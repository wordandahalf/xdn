==> flow/design.v <==
localparam CONTROL_WIDTH        = 17;
localparam  CU_ADVANCE_INDEX    = 'h10;
localparam  HALT_INDEX          = 'hF;
localparam  MAR_IN_INDEX        = 'hE;
localparam  RAM_IN_INDEX        = 'hD;
localparam  RAM_OUT_INDEX       = 'hC;
localparam  IR_IN_INDEX         = 'hB;
localparam  IR_OUT_INDEX        = 'hA;
localparam  A_IN_INDEX          = 'h9;
localparam  A_OUT_INDEX         = 'h8;
localparam  ALU_OUT_INDEX       = 'h7;
localparam  ALU_SUB_INDEX       = 'h6;
localparam  FLAGS_UPDATE_INDEX  = 'h5;
localparam  B_IN_INDEX          = 'h4;
localparam  OUT_IN_INDEX        = 'h3;
localparam  PC_INC_INDEX        = 'h2;
localparam  PC_OUT_INDEX        = 'h1;
localparam  JUMP_INDEX          = 'h0;
localparam [CONTROL_WIDTH - 1:0]    c_CU_ADVANCE    = {{CONTROL_WIDTH - 1{1'b0}}, 1'b1} << CU_ADVANCE_INDEX;
localparam [CONTROL_WIDTH - 1:0]    c_HALT          = {{CONTROL_WIDTH - 1{1'b0}}, 1'b1} << HALT_INDEX;
localparam [CONTROL_WIDTH - 1:0]    c_MAR_IN        = {{CONTROL_WIDTH - 1{1'b0}}, 1'b1} << MAR_IN_INDEX;
localparam [CONTROL_WIDTH - 1:0]    c_RAM_IN        = {{CONTROL_WIDTH - 1{1'b0}}, 1'b1} << RAM_IN_INDEX;
localparam [CONTROL_WIDTH - 1:0]    c_RAM_OUT       = {{CONTROL_WIDTH - 1{1'b0}}, 1'b1} << RAM_OUT_INDEX;
localparam [CONTROL_WIDTH - 1:0]    c_IR_IN         = {{CONTROL_WIDTH - 1{1'b0}}, 1'b1} << IR_IN_INDEX;
localparam [CONTROL_WIDTH - 1:0]    c_IR_OUT        = {{CONTROL_WIDTH - 1{1'b0}}, 1'b1} << IR_OUT_INDEX;
localparam [CONTROL_WIDTH - 1:0]    c_A_IN          = {{CONTROL_WIDTH - 1{1'b0}}, 1'b1} << A_IN_INDEX;
localparam [CONTROL_WIDTH - 1:0]    c_A_OUT         = {{CONTROL_WIDTH - 1{1'b0}}, 1'b1} << A_OUT_INDEX;
localparam [CONTROL_WIDTH - 1:0]    c_ALU_OUT       = {{CONTROL_WIDTH - 1{1'b0}}, 1'b1} << ALU_OUT_INDEX;
localparam [CONTROL_WIDTH - 1:0]    c_ALU_SUB       = {{CONTROL_WIDTH - 1{1'b0}}, 1'b1} << ALU_SUB_INDEX;
localparam [CONTROL_WIDTH - 1:0]    c_FLAGS_UPDATE  = {{CONTROL_WIDTH - 1{1'b0}}, 1'b1} << FLAGS_UPDATE_INDEX;
localparam [CONTROL_WIDTH - 1:0]    c_B_IN          = {{CONTROL_WIDTH - 1{1'b0}}, 1'b1} << B_IN_INDEX;
localparam [CONTROL_WIDTH - 1:0]    c_OUT_IN        = {{CONTROL_WIDTH - 1{1'b0}}, 1'b1} << OUT_IN_INDEX;
localparam [CONTROL_WIDTH - 1:0]    c_PC_INC        = {{CONTROL_WIDTH - 1{1'b0}}, 1'b1} << PC_INC_INDEX;
localparam [CONTROL_WIDTH - 1:0]    c_PC_OUT        = {{CONTROL_WIDTH - 1{1'b0}}, 1'b1} << PC_OUT_INDEX;
localparam [CONTROL_WIDTH - 1:0]    c_JUMP          = {{CONTROL_WIDTH - 1{1'b0}}, 1'b1} << JUMP_INDEX;
`timescale 1ps / 1ps
module ALU
(
    input   [DATA_WIDTH - 1:0]  i_A_DATA,        
    input   [DATA_WIDTH - 1:0]  i_B_DATA,        
    input                       i_WRITE_BUS,     
    input                       i_SUB,           
    output   [DATA_WIDTH - 1:0] o_BUS,           
    input                       i_CLOCK,         
    input                       i_CLEAR,         
    input                       i_UPDATE_FLAGS,  
    output                      o_ZERO_FLAG,     
    output                      o_CARRY_FLAG     
);
    parameter   DATA_WIDTH = 8;
    reg [DATA_WIDTH:0]  r_RESULT    = 0;
    reg [1:0]           r_FLAGS     = 2'b10;
    always @(i_A_DATA, i_B_DATA, i_SUB)
    begin
        if(i_SUB)
            r_RESULT = i_A_DATA - i_B_DATA;
        else
            r_RESULT = i_A_DATA + i_B_DATA;
    end
    always @(posedge i_CLOCK, posedge i_CLEAR)
    begin
        if(i_CLEAR)
            r_FLAGS <= 0;
        else begin
            if(i_UPDATE_FLAGS) begin
                r_FLAGS[1:1] <= (r_RESULT == 0) ? 1'b1 : 1'b0;
                r_FLAGS[0:0] <= r_RESULT[DATA_WIDTH:DATA_WIDTH];
            end
        end
    end
    assign o_BUS = (i_WRITE_BUS) ? r_RESULT[DATA_WIDTH - 1:0] : {DATA_WIDTH {1'bz}};
    assign o_ZERO_FLAG = r_FLAGS[1:1];
    assign o_CARRY_FLAG = r_FLAGS[0:0];
endmodule
* Tool chain data of ALU *
The steps from the RTL of ALU to its reports follow in flow order.
Lines are those of the file above, counted from 1.
Operators: Yosys type, input widths -> output width; for muxes data width and select width s.
Cell names lack the library's common part.
A cell with n/a has no value.

set-up
  top = ALU
  clock port = i_CLOCK
  cell library = sky130hd
  library corner = tt_025C_1v80

* Word level *
Counts by Yosys on the flattened word-level netlist (proc, flatten, opt, wreduce; memories kept). Register bits leave out memories and registers merged into their read ports (data or address); mux counts leave out enables and synchronous resets folded into registers. Print and check cells are left out. Cells with the same type and inputs are merged into one.

bit counts
  register bits = 2
  output and inout bits = 10
  elaborated cells = 8

cells by class
  $add $sub $neg = 2
  muxes and demuxes = 3
  reduce/logical cells = 1

operators by type and width
  operator         number
  $add 8x8->9      1
  $sub 8x8->9      1
  $logic_not 9->1  1
  $mux 9           1
  $mux 8           1
  $mux 1           1

* Logic depth *
Depth = most cells in a row (Yosys ltp): at word level without a register or memory, in the mapped netlist without a sequential cell, where the memories' decode and read muxes count.

depth
  depth after elaboration = 4
  ABC_AREA = 0
  depth in mapped cells = 12
  gate-level depth less buffers = 12

* Mapped cells and area *
The flow's flattened synthesis, as Yosys stat reports it; memories are mapped. The netlist is that of the ABC_AREA named above (0 if unset); the other value can give another one.
The area totals of this step are shown rounded.

cell types
  cell       number  area in all (sq um)
  ha_1       9       112.608
  xnor2_1    9       78.826
  buf_4      8       60.058
  nor2_1     15      56.304
  dfrtp_1    2       50.048
  inv_1      9       33.782
  a21oi_1    6       30.029
  mux2_2     2       22.522
  fa_1       1       20.019
  nor3_1     4       20.019
  xor2_1     2       17.517
  o41ai_2    1       16.266
  o21a_1     2       15.014
  a211oi_2   1       12.512
  nand2b_1   2       12.512
  o21ai_0    2       10.01
  or4b_1     1       10.01
  a2111oi_0  1       8.758

Not listed: further types 11, cells in them 11.

synthesis totals
  standard cells after synthesis = 88
  chip area (Yosys) = 664 sq um
  mapped flip-flops = 2

* Timing after synthesis *
Path of least setup slack by OpenSTA after synthesis, without wires, with an ideal clock, recovery checks aside; 20% of the period is set as input and as output delay. Where synthesis merged equal registers, the netlist keeps one of their names.

timing path after synthesis
  path kind = input-to-output
  from = input port i_SUB
  to = output port o_BUS[6]
  clock period = 3.81 ns
  external input delay = 0.762 ns
  output delay = 0.762 ns
  time at the first pin = 0.762 ns
  arrival = 2.694 ns
  data required time = 3.048 ns
  slack = 0.354 ns
  path delay = 1.932 ns
  driving pins on the path = 9
  synthesis period reached = 3.456 ns

"path delay" is the arrival time less input delay plus setup time.
A path that ends at an output port has no setup time.
"driving pins on the path" counts driving pins, that of a launching flip-flop among them; a cell with two outputs on the path counts twice.
"synthesis period reached" is the clock period less the worst setup slack; recovery checks do not enter. This is arithmetic on one report: input and output delays are still those of the set period (20% each).
The rows between start and end are the longest chain of elaborated cells between them; the timing report does not say that the signal goes this way. Where chains are equally long, one stands for them.
Each line given opens the expression or statement behind the cell; cells for indexed reads and writes are added by Yosys, which also makes memories of some case tables.

on the way, after synthesis
  path through = clkbuf_1 mux2_2 fa_1 nand2b_1 a21oi_1 a21o_1 a21oi_1 xnor2_1 buf_4
  length of the longest elaborated chain = 2
  elaborated cells between the ends (all ways) = 2
  those cells by class = mux: 2

ends and longest elaborated chain, after synthesis
  item                RTL line  text
  start: declaration  42        input                       i_SUB,
  $mux 9              55        if(i_SUB)
  $mux 8              71        assign o_BUS = (i_WRITE_BUS) ? r_RESULT[DATA_WIDTH - 1:0] : {DATA_WIDTH {1'bz}};
  end: declaration    43        output   [DATA_WIDTH - 1:0] o_BUS,

Some nets on the timed path still bear RTL names; the line given drives or declares the net.

named nets, after synthesis
  signal       RTL line
  r_RESULT[6]  55

* Timing after layout *
From the final timing report of stored run 2: the path of least setup slack in the routed layout; clock arrival at registers is part of the times.

timing path after layout
  path kind = input-to-output
  from = input port i_B_DATA[2]
  to = output port o_BUS[5]
  clock period = 3.9 ns
  external input delay = 0.78 ns
  output delay = 0.78 ns
  time at the first pin = 0.78 ns
  arrival = 2.82 ns
  data required time = 3.12 ns
  slack = 0.30 ns
  driving pins on the path = 12

The rows between start and end are the longest chain of elaborated cells between them; the timing report does not say that the signal goes this way. Where chains are equally long, one stands for them.

on the way, after layout
  path through = clkbuf_2 buf_6 nor3_4 nor2_4 xnor2_2 ha_1 o21a_1 o31a_1 nor2_2 o21bai_1 xor2_1 buf_2
  length of the longest elaborated chain = 3
  elaborated cells between the ends (all ways) = 4
  those cells by class = add/sub: 2; mux: 2

ends and longest elaborated chain, after layout
  item                RTL line  text
  start: declaration  40        input   [DATA_WIDTH - 1:0]  i_B_DATA,
  $add 8x8->9         58        r_RESULT = i_A_DATA + i_B_DATA;
  $mux 9              55        if(i_SUB)
  $mux 8              71        assign o_BUS = (i_WRITE_BUS) ? r_RESULT[DATA_WIDTH - 1:0] : {DATA_WIDTH {1'bz}};
  end: declaration    43        output   [DATA_WIDTH - 1:0] o_BUS,

FLOW RESULTS
============

Measured data: module ALU, platform sky130hd, 2 stored runs of the flow under differing settings, order arbitrary. Input and output delays are each 20% of the period that was set; the output load is 0.01 pF.
"achieved period": clock period set for the run, less the worst setup slack. It is reckoned from that one timing run; input and output delays stay at 20% of the period that was set.
Values from the reports are rounded here.
A setting shown as -- is not set for that run.
Results: -- = not shown.

item                                       stored run 1  stored run 2
period_ns                                  4.8           3.9
CORE_UTILIZATION                           62            40
SETUP_SLACK_MARGIN                         1.35          0.62
PLACE_DENSITY_LB_ADDON                     0.26          --
CORE_MARGIN                                2             2
CELL_PAD_IN_SITES_GLOBAL_PLACEMENT         2             --
TNS_END_PERCENT                            35            --
GPL_TIMING_DRIVEN                          1             --
CTS_CLUSTER_DIAMETER                       191           --
SLEW_MARGIN                                35            20
MIN_ROUTING_LAYER                          met1          --
MAX_ROUTING_LAYER                          met5          --
CAP_MARGIN                                 20            20
utilization after layout (%)               --            90.6
area inside the die boundary (sq um)       --            2000
worst setup slack after layout (ns)        --            0.299
synthesized cell area (sq um)              --            664
standard-cell area after layout (sq um)    --            1380
achieved period (ns)                       --            3.601
total negative slack on setup checks (ns)  --            0.000

Stored run 1: no final report: placement broke off with FLW-0024
